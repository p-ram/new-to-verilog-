==> flow/design.v <==
module ram #(parameter ADDR_SIZE=4,
        parameter DATA_SIZE=32) (
  input clk,
  input [ADDR_SIZE-1:0] addr,
  input [DATA_SIZE-1:0] wr_data,
  input rd_wrb,
  output [DATA_SIZE-1:0] rd_data
);
  reg [DATA_SIZE-1:0] mem [0:(1<<ADDR_SIZE)-1];
  always@(posedge clk) begin
    mem[addr] <= rd_wrb ? mem[addr] : wr_data;
  end
  assign rd_data = rd_wrb ? mem[addr] : 'h0;
endmodule
From RTL to reports: ram
What the tools print for ram, step after step.
Lines are those of the file above, counted from 1.
Library cell names are shortened.
{ "setup": {"top_module": "ram", "clk_port": "clk", "library": "sky130hd", "lib_corner": "tt_025C_1v80"} }

Elaborated design
Source: Yosys, flattened and elaborated, memories not mapped. Widths are those after wreduce; folded enables and synchronous resets count as part of the registers. Registers that Yosys merges into a memory's read port (data or address) are not register bits. Print and check cells do not count. Equal cells are merged and count once.
Yosys's memory passes give these memory sizes; they may raise the number of words (mostly to a power of two), join words into wider ones and drop unused or constant bits.
{ "classes": {"mux": 2} }
{ "op_table": {"columns": ["cell", "count"], "rows": [
  ["32-bit 2-to-1 mux", 2]
]} }
{ "bits": {"ff_bits": 0, "ramBits": 512, "memories": 1, "inputBits": 38, "output_inout_bits": 32, "wordCells": 3} }
{ "mem_list": {"columns": ["name", "words", "word_bits", "read_ports", "wr", "line_no", "source"], "rows": [
  ["mem", 16, 32, 1, 1, 9, "reg [DATA_SIZE-1:0] mem [0:(1<<ADDR_SIZE)-1];"]
]} }

Logic depth
Depth = most cells in a row (Yosys ltp): at word level without a register or memory, in the mapped netlist without a sequential cell, where the memories' decode and read muxes count.
{ "logic_depth": {"ltp_word": 1, "ABC_AREA": 1, "ltp_mapped": 12, "ltp_nobuf": 9} }

After synthesis
Source: synth_stat.txt of the flow (Yosys; design flattened, memories mapped). It holds for the ABC_AREA given above (unset counts as 0); a run with the other value may have another netlist.
{ "types": {"columns": ["type", "count", "type_area_um2"], "rows": [
  ["edfxtp_1", 512, 1.54E+04],
  ["nand2_1", 1414, 5307.59],
  ["buf_2", 62, 310.298],
  ["o21ai_1", 32, 160.154],
  ["inv_1", 39, 146.39],
  ["clkbuf_1", 28, 105.101],
  ["nor2_1", 18, 67.565],
  ["buf_1", 9, 33.782],
  ["buf_6", 3, 33.782],
  ["buf_4", 2, 15.014],
  ["inv_4", 1, 6.256]
]} }
{ "synth_totals": {"mapped_cells": 2120, "mapped_area_um2": 21560.7, "sequential_area_um2": 15374.7, "ffs": 512, "buf_cells": 104} }

Timing after synthesis
OpenSTA on the mapped netlist: ideal clock, no wires. The path of least setup slack (recovery checks aside). Input and output delay are each 20% of the period. Register names are those of the netlist, which keeps one name where synthesis merged equal registers.
{ "synth_timing": {"kind": "in2reg", "from": "input addr[1]", "to": "memory mem[3][0]", "tclk_ns": 5.61, "input_delay_ns": 1.122, "setup_ns": 0.421, "launch_ns": 1.122, "arrival_time_ns": 3.214, "t_required_ns": 5.189, "setup_slack_ns": 1.975, "path_delay_ns": 2.513, "path_stages": 5, "path_buffers": 3, "period_less_setup_slack_ns": 3.635} }
"path_delay_ns" = arrival - input delay + setup time.
"path_stages": output pins that drive a net of the path, with the launching flip-flop's if there is one; two outputs of one cell count as two.
"period_less_setup_slack_ns" is the clock period less the worst setup slack; recovery checks do not enter. This is arithmetic on one report: input and output delays are still those of the set period (20% each).
The path ends at the enable pin of a flip-flop; only ways to that pin are counted.
{ "synth_between": {"cell_sequence": "buf_2 buf_2 clkbuf_1 nand2_1 nor2_1", "elab_chain_len": 0, "cone_cells": 0, "lines_between": 0} }
{ "synth_rtl": {"columns": ["element", "line_no", "source"], "rows": [
  ["start: declaration", 4, "input [ADDR_SIZE-1:0] addr,"],
  ["end: declaration", 9, "reg [DATA_SIZE-1:0] mem [0:(1<<ADDR_SIZE)-1];"]
]} }

Worst path after layout
From the final timing report of entry A: the path of least setup slack in the routed layout; clock arrival at registers is part of the times.
{ "layout_timing": {"kind": "in2out", "from": "input addr[0]", "to": "output rd_data[25]", "tclk_ns": 3.63, "input_delay_ns": 0.73, "out_delay_ns": 0.73, "launch_ns": 0.73, "arrival_time_ns": 2.07, "t_required_ns": 2.90, "setup_slack_ns": 0.84, "path_stages": 14, "path_buffers": 5} }
The rows between start and end are the longest chain of elaborated cells between them; the timing report does not say that the signal goes this way. Where chains are equally long, one stands for them.
Each line given opens the expression or statement behind the cell; cells for indexed reads and writes are added by Yosys, which also makes memories of some case tables.
The chain passes a memory read, where the word-level depth is cut; so it can be longer than that depth.
{ "layout_between": {"cell_sequence": "buf_12 inv_12 buf_12 buf_16 clkbuf_16 nand2_1 nand2_1 nand2_1 nand2_1 nand2_1 nand2_1 o21ai_2 inv_1 buf_2", "elab_chain_len": 2, "cone_cells": 2, "lines_between": 2, "cone_classes": "mux (1); memory (1)"} }
{ "layout_rtl": {"columns": ["element", "line_no", "source"], "rows": [
  ["start: declaration", 4, "input [ADDR_SIZE-1:0] addr,"],
  ["memory 16 x 32 bit", 9, "reg [DATA_SIZE-1:0] mem [0:(1<<ADDR_SIZE)-1];"],
  ["32-bit 2-to-1 mux", 13, "assign rd_data = rd_wrb ? mem[addr] : 'h0;"],
  ["end: declaration", 7, "output [DATA_SIZE-1:0] rd_data"]
]} }

Wiki page: ram / flow data

Module ram, platform sky130hd: 2 stored runs of the flow (Yosys, OpenROAD) with differing settings, in no particular order. Input and output delays are each 20% of the period that was set; the output load is 0.01 pF.
By "achieved clock period (ns)" is meant the clock period of the run minus its worst setup slack. This is arithmetic on one report: input and output delays are still those of the set period (20% each).
"worst setup path time (ns)" is the time allowed to the run's worst setup path (the clock period less input and output delay, where it has them) less its slack. Clock arrival times count: a late capture clock shortens it, a late launch clock lengthens it.
By "finish__power__total" is meant OpenSTA's value without simulated activity: inputs other than the clock are taken to toggle once in ten clock periods, and the tool carries that through the logic.

settings of entry A
{
  "period_ns": 3.63,
  "CORE_UTILIZATION": 44,
  "SETUP_SLACK_MARGIN": 0.88,
  "PLACE_DENSITY_LB_ADDON": 0.08,
  "TNS_END_PERCENT": 5,
  "ABC_AREA": 1,
  "GPL_TIMING_DRIVEN": 0,
  "CTS_CLUSTER_SIZE": 58,
  "CAP_MARGIN": 40,
  "SLEW_MARGIN": 5,
  "MIN_ROUTING_LAYER": "met1",
  "MAX_ROUTING_LAYER": "met5",
  "CORE_MARGIN": 2
}
report of entry A
yosys chip area after synthesis (um^2): 21560.7
finish__design__die__area: 50787.1
finish__design__instance__area__stdcell: 26377.8
finish__design__instance__utilization: 0.5422
finish__timing__setup__ws: 0.835
finish__timing__hold__ws: 0.728
finish__power__total: 1.332e-02
achieved clock period (ns): 2.795
worst setup path time (ns): 1.34
worst setup path kind: in2out

settings of entry B
{
  "period_ns": 6.11,
  "CORE_UTILIZATION": 36,
  "CAP_MARGIN": 20,
  "CORE_MARGIN": 2,
  "SLEW_MARGIN": 20
}
report of entry B
yosys chip area after synthesis (um^2): 20407.1
finish__design__die__area: 58607.6
finish__design__instance__area__stdcell: 23555.1
finish__design__instance__utilization: 0.4194
finish__timing__setup__ws: 0.925
finish__timing__hold__ws: 0.965
finish__power__total: 7.447e-03
achieved clock period (ns): 5.185
worst setup path time (ns): 2.74
worst setup path kind: in2out
